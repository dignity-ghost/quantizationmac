==> flow/design.v <==
module acc_fp(
   clk, rst_n,
   ops,
   mul_man, mul_exp, mul_sgn,
   result
);
input                clk, rst_n;
input    [15: 0]     ops;
input                mul_sgn;
input    [ 3: 0]     mul_exp;
input    [15: 0]     mul_man;
output   [15: 0]     result;
wire     [ 1: 0]     align_sgn;
wire     [ 3: 0]     align_exp;
wire     [15: 0]     align_man0;
wire     [15: 0]     align_man1;
acc_fp_align acc_fp_align (
   .ops(ops),
   .mul_sgn(mul_sgn),
   .mul_exp(mul_exp), 
   .mul_man(mul_man), 
   .align_sgn(align_sgn),
   .align_exp(align_exp),
   .align_man0(align_man0),
   .align_man1(align_man1)
);
reg      [ 1: 0]     q0_align_sgn;
reg      [ 3: 0]     q0_align_exp;
reg      [16: 0]     q0_align_man0;
reg      [16: 0]     q0_align_man1;
always @ ( posedge clk or negedge rst_n ) begin
   if ( ~rst_n ) begin
   q0_align_sgn      <= 'h0;
   q0_align_exp      <= 'h0;
   q0_align_man0     <= 'h0;
   q0_align_man1     <= 'h0;
   end else begin
   q0_align_sgn      <= align_sgn;
   q0_align_exp      <= align_exp;
   q0_align_man0     <= align_man0;
   q0_align_man1     <= align_man1;
   end
end
wire     [16: 0]     q0_align_man = q0_align_man0 + q0_align_man1;
reg      [ 1: 0]     q1_align_sgn;
reg      [ 3: 0]     q1_align_exp;
reg      [13: 0]     q1_align_man;
always @ ( posedge clk or negedge rst_n ) begin
   if ( ~rst_n ) begin
   q1_align_sgn               <= 'h0;
   q1_align_exp               <= 'h0;
   q1_align_man               <= 'h0;
   end else begin
   q1_align_sgn               <= q0_align_sgn;
   q1_align_exp               <= q0_align_exp;
   q1_align_man               <= q0_align_man;
   end
end
acc_fp_norm acc_fp_norm (
   .align_sgn(q1_align_sgn),
   .align_exp(q1_align_exp),
   .align_man(q1_align_man),
   .norm_result(result)
);
endmodule
module acc_fp_norm (
   norm_result,
   align_sgn,
   align_exp,
   align_man
);
input    [ 1: 0]     align_sgn;
input    [ 3: 0]     align_exp;
input    [16: 0]     align_man;
output   [15: 0]     norm_result;
wire     [15: 0]     result_man_abosolute = align_man[16] ? -align_man[15:0] : align_man[15:0];
integer                       i;
reg signed [ 3: 0]    result_man_norm_shift;
always @ * begin
   result_man_norm_shift = 0;
   for (i = 0; i < 16; i = i + 1) begin
      if (result_man_abosolute[i])
         result_man_norm_shift = 4'hf-i;
   end
end
wire     [11: 0]     result_man = (result_man_abosolute << result_man_norm_shift) >> 4;
wire     [ 3: 0]     result_exp = align_exp - result_man_norm_shift;
wire                 result_sgn_clamped = !(|result_man_abosolute) && align_sgn[1] ? 1'b0 : align_sgn[0] ^ align_man[16];
wire     [ 3: 0]     result_exp_clamped = !result_man[11] ? 0 : result_exp;
wire     [10: 0]     result_man_clamped = result_man[10:0];
assign               norm_result = {result_sgn_clamped, result_exp_clamped, result_man_clamped};
endmodule
module acc_fp_align (
   ops,
   mul_sgn, mul_exp, mul_man,
   align_sgn,
   align_exp,
   align_man0,
   align_man1
);
input    [15: 0]     ops;
input                mul_sgn;
input    [ 3: 0]     mul_exp;
input    [15: 0]     mul_man;
output   [ 1: 0]  align_sgn;
output   [ 3: 0]  align_exp;
output   [16: 0]  align_man0;
output   [16: 0]  align_man1;
wire              src0_sgn = ops[15];
wire     [ 3: 0]  src0_exp = ops[14:11];
wire     [12: 0]  src0_man = { 1'b0, |ops[14:0], ops[10:0] };
wire              src1_sgn = mul_sgn;
wire     [ 3: 0]  src1_exp = mul_exp;
wire     [16: 0]  src1_man = { 1'b0, mul_man };
wire     [ 4: 0]  src0_shift = src1_exp - src0_exp;
wire     [ 4: 0]  src1_shift = src0_exp - src1_exp;
wire     [ 3: 0]  src0_shift_clamped = src0_shift[4] ? 0 : src0_shift[3:0];
wire     [ 3: 0]  src1_shift_clamped = src1_shift[4] ? 0 : src1_shift[3:0];
wire     [12: 0]  src0_man_2comp = (  src1_shift[4] && (src0_sgn != src1_sgn) ) ? -src0_man : src0_man;
wire     [16: 0]  src1_man_2comp = ( !src1_shift[4] && (src0_sgn != src1_sgn) ) ? -src1_man : src1_man;
wire     [16: 0]  src0_man_shifted = { src0_man_2comp, 4'h0 } >>> src0_shift_clamped;
wire     [16: 0]  src1_man_shifted =   src1_man_2comp         >>> src1_shift_clamped;
assign            align_sgn = {src0_sgn != src1_sgn, src1_shift[4] ? src1_sgn : src0_sgn};
assign            align_exp = src1_shift[4] ? src1_exp : src0_exp;
assign            align_man0 = src0_man_shifted;
assign            align_man1 = src1_man_shifted;
endmodule
Step by step through the tools: acc_fp:

The steps from the RTL of acc_fp to its reports follow in flow order.
Line numbers count from 1 in the design file above.
Operators: Yosys type, input widths -> output width; for muxes data width and select width s.
Library cell names are shortened.
A cell with n/a has no value.

* top module: acc_fp
* clock input: clk
* cell library: sky130hd
* corner: tt_025C_1v80

After elaboration:

Source: Yosys, flattened and elaborated, memories not mapped. Widths are those after wreduce; folded enables and synchronous resets count as part of the registers. Registers that Yosys merges into a memory's read port (data or address) are not register bits. Print and check cells do not count. Equal cells are merged and count once.

* reduce/logical cells: 7
* add/subtract/negate cells: 6
* mux-type cells: 22
* shifts and indexed selects: 3
* equal/unequal tests: 1

Operators with widths (number)
* $mux 4: 18
* $sshr 17x4->14: 2
* $neg 16->17: 1
* $mux 17: 1
* $shl 14x4->16: 1
* $reduce_or 15->1: 1
* $add 14x14->14: 1
* $reduce_or 14->1: 1
* $neg 12->13: 1
* $mux 13: 1
* $sub 4x4->5: 2
* $sub 4x4->4: 1
* $logic_and 1x1->1: 3
* $logic_not 1->1: 2
* $mux 1: 2
* $ne 1x1->1: 1

* input bits: 39
* register bits: 54

Depth:

Yosys ltp: most cells in a row. Word level: on the elaborated netlist, between registers, memories and ports. Mapped: between sequential cells and ports; inverters and the memories' decode and read muxes count.

* depth after elaboration: 16
* ABC_AREA: 0
* mapped depth: 14

After synthesis:

Source: synth_stat.txt of the flow (Yosys; design flattened, memories mapped). It holds for the ABC_AREA given above (unset counts as 0); a run with the other value may have another netlist.

Cell types
* dfrtp_1: number 54, total area 1.35E+03 um^2
* mux2i_1: number 41, total area 410.394 um^2
* ha_1: number 26, total area 325.312 um^2
* nor2_1: number 67, total area 251.491 um^2
* nand2_1: number 65, total area 243.984 um^2
* a21oi_1: number 43, total area 215.206 um^2
* o21ai_0: number 37, total area 185.178 um^2
* xnor2_1: number 21, total area 183.926 um^2
* xor2_1: number 18, total area 157.651 um^2
* mux2_2: number 13, total area 146.39 um^2
* inv_1: number 36, total area 135.13 um^2
* nand3_1: number 20, total area 100.096 um^2
* fa_1: number 4, total area 80.077 um^2
* nor3_1: number 16, total area 80.077 um^2
* a211oi_1: number 10, total area 75.072 um^2
* clkbuf_1: number 20, total area 75.072 um^2
* nor4_1: number 10, total area 62.56 um^2
* o211ai_1: number 8, total area 60.058 um^2

Not listed: further types 55, cells in them 133.

* area of sequential cells: 1351.3 um^2
* synthesis area: 5201.2 um^2
* mapped flip-flops: 54
* standard cells after synthesis: 642
* buffers: 31

The figures by module come from a second, unflattened synthesis with its own total; it is not the netlist above.

* cells (unflattened synthesis): 889
* area total of the unflattened synthesis: 6827.8 um^2

Each row is one instance without its submodules.

By module
* acc_fp_align: area 3017.9 um^2, instances 1, seq. area 0.0 um^2, cells 467
* acc_fp: area 2104.5 um^2, instances 1, seq. area 1351.3 um^2, cells 165
* acc_fp_norm: area 1705.4 um^2, instances 1, seq. area 0.0 um^2, cells 257

Timing after synthesis:

Source: OpenSTA report_checks on the synthesized netlist (no wires, ideal clock, input and output delay 20% of the period each), path of least setup slack; recovery checks are left aside. Register names are those of the netlist, which keeps one name where synthesis merged equal registers.

* path type: register to output
* start point: register q1_align_man[6]
* end point: output result[14]
* data arrival time: 2549 ps
* time at the first pin: 0 ps
* period: 3500 ps
* slack: 251 ps
* buffers on the path: 2
* path delay: 2549 ps
* output delay: 700 ps
* driving pins on the path: 13
* required time: 2800 ps
* period reached after synthesis: 3249 ps

"path delay" is the arrival time less input delay plus setup time.
A path that ends at an output port has no setup time.
"driving pins on the path": output pins that drive a net of the path, with the launching flip-flop's if there is one; two outputs of one cell count as two.
"period reached after synthesis" is the clock period less the worst setup slack; recovery checks do not enter. This is arithmetic on one report: input and output delays are still those of the set period (20% each).
Between the ends stands the longest chain of elaborated cells between them, by number of cells; it is not shown to be the way that was timed. Of several equally long chains one is given.
Each line given opens the expression or statement behind the cell; cells for indexed reads and writes are added by Yosys, which also makes memories of some case tables.

* cell sequence: dfrtp_1 > nor4_1 > inv_1 > o21ai_0 > and2_1 > clkbuf_1 > inv_1 > clkbuf_1 > ha_1 > a21oi_1 > xnor2_1 > nor2_1 > a21oi_1
* length of the longest elaborated chain: 10

RTL lines, path after synthesis
* start, declared: line 47 `reg      [13: 0]     q1_align_man;`
* start, assigned: line 52 `q1_align_man               <= 'h0;`
* start, assigned: line 56 `q1_align_man               <= q0_align_man;`
* $mux 4 x8: line 82 `if (result_man_abosolute[i])`
* $sub 4x4->4: line 87 `wire     [ 3: 0]     result_exp = align_exp - result_man_norm_shift;`
* $mux 4: line 89 `wire     [ 3: 0]     result_exp_clamped = !result_man[11] ? 0 : result_exp;`
* end, declared: line 12 `output   [15: 0]     result;`

Timing after layout:

Path of least setup slack in the final report of run A (OpenROAD, finished layout, wires in). Where an end is a register, its clock arrival counts in the times.
The path's times are printed in steps of 10 ps; the period is the one set.

* path type: input to register
* start point: input ops[11]
* end point: register q0_align_man0[1]
* setup time: 110 ps
* time at the first pin: 580 ps
* external input delay: 580 ps
* driving pins on the path: 15
* data arrival time: 3250 ps
* required time: 3090 ps
* buffers on the path: 4
* slack: -160 ps
* period: 2910 ps

Between the ends stands the longest chain of elaborated cells between them, by number of cells; it is not shown to be the way that was timed. Of several equally long chains one is given.

* cell sequence: buf_6 > buf_6 > inv_12 > ha_4 > inv_4 > fa_2 > a211o_4 > a21oi_4 > buf_12 > buf_8 > a31oi_4 > o211ai_1 > mux2i_4 > mux2i_4 > mux2i_1
* length of the longest elaborated chain: 4

RTL lines, path post-layout
* start, declared: line 8 `input    [15: 0]     ops;`
* $sub 4x4->5: line 116 `wire     [ 4: 0]  src1_shift = src0_exp - src1_exp;`
* $logic_and 1x1->1: line 119 `wire     [12: 0]  src0_man_2comp = (  src1_shift[4] && (src0_sgn != src1_sgn) ) ? -src0_man : src0_man;`
* $mux 13: line 119
* $sshr 17x4->14: line 121 `wire     [16: 0]  src0_man_shifted = { src0_man_2comp, 4'h0 } >>> src0_shift_clamped;`
* end, assigned: line 35 `q0_align_man0     <= 'h0;`
* end, assigned: line 40 `q0_align_man0     <= align_man0;`

Record of 2 stored runs of the RTL-to-layout flow on acc_fp, platform sky130hd. The runs are unordered. Constraints: input delay and output delay 20% of the set period each, output load 0.01 pF.
"achieved period" means the clock period less the worst setup slack. The figure is calculated, with input and output delays left at 20% of the set period.
"worst setup path time" means the part of the period allowed to the worst setup path (the constraints hold back 20% at inputs and 20% at outputs) less its slack; where the path has registers, the arrival times of their clocks count too.
"overall power": no workload was simulated; the value follows from the tool's default switching activity.
"worst setup path time" is known to 10 ps.

### Run A

Settings: `period_ns=2.91`, `CORE_UTILIZATION=27`, `SETUP_SLACK_MARGIN=0.65`, `PLACE_DENSITY_LB_ADDON=0.05`, `CORE_MARGIN=3`, `CELL_PAD_IN_SITES_GLOBAL_PLACEMENT=1`, `GPL_TIMING_DRIVEN=1`, `MAX_ROUTING_LAYER=met4`, `CAP_MARGIN=20`, `SLEW_MARGIN=20`

- Area of the synthesized netlist: 5,201.2 um^2
- Full die area: 20,965.6 um^2
- Area of the standard cells in the finished layout: 9,464.1 um^2
- Utilization in the final report: 50.3%
- Lowest setup slack: -157 ps
- Total negative slack: -3,032 ps
- Overall power: 0.007863 W
- Achieved period: 3,067 ps
- Worst setup path time: 2,480 ps
- Class of the worst setup path: input to register

### Run B

Settings: `period_ns=3.31`, `CORE_UTILIZATION=60`, `CAP_MARGIN=20`, `CORE_MARGIN=2`, `SLEW_MARGIN=20`

- Area of the synthesized netlist: 5,201.2 um^2
- Full die area: 9,429.4 um^2
- Area of the standard cells in the finished layout: 7,285.7 um^2
- Utilization in the final report: 87.8%
- Lowest setup slack: -178 ps
- Total negative slack: -808 ps
- Overall power: 0.006004 W
- Achieved period: 3,488 ps
- Worst setup path time: 2,830 ps
- Class of the worst setup path: register to output
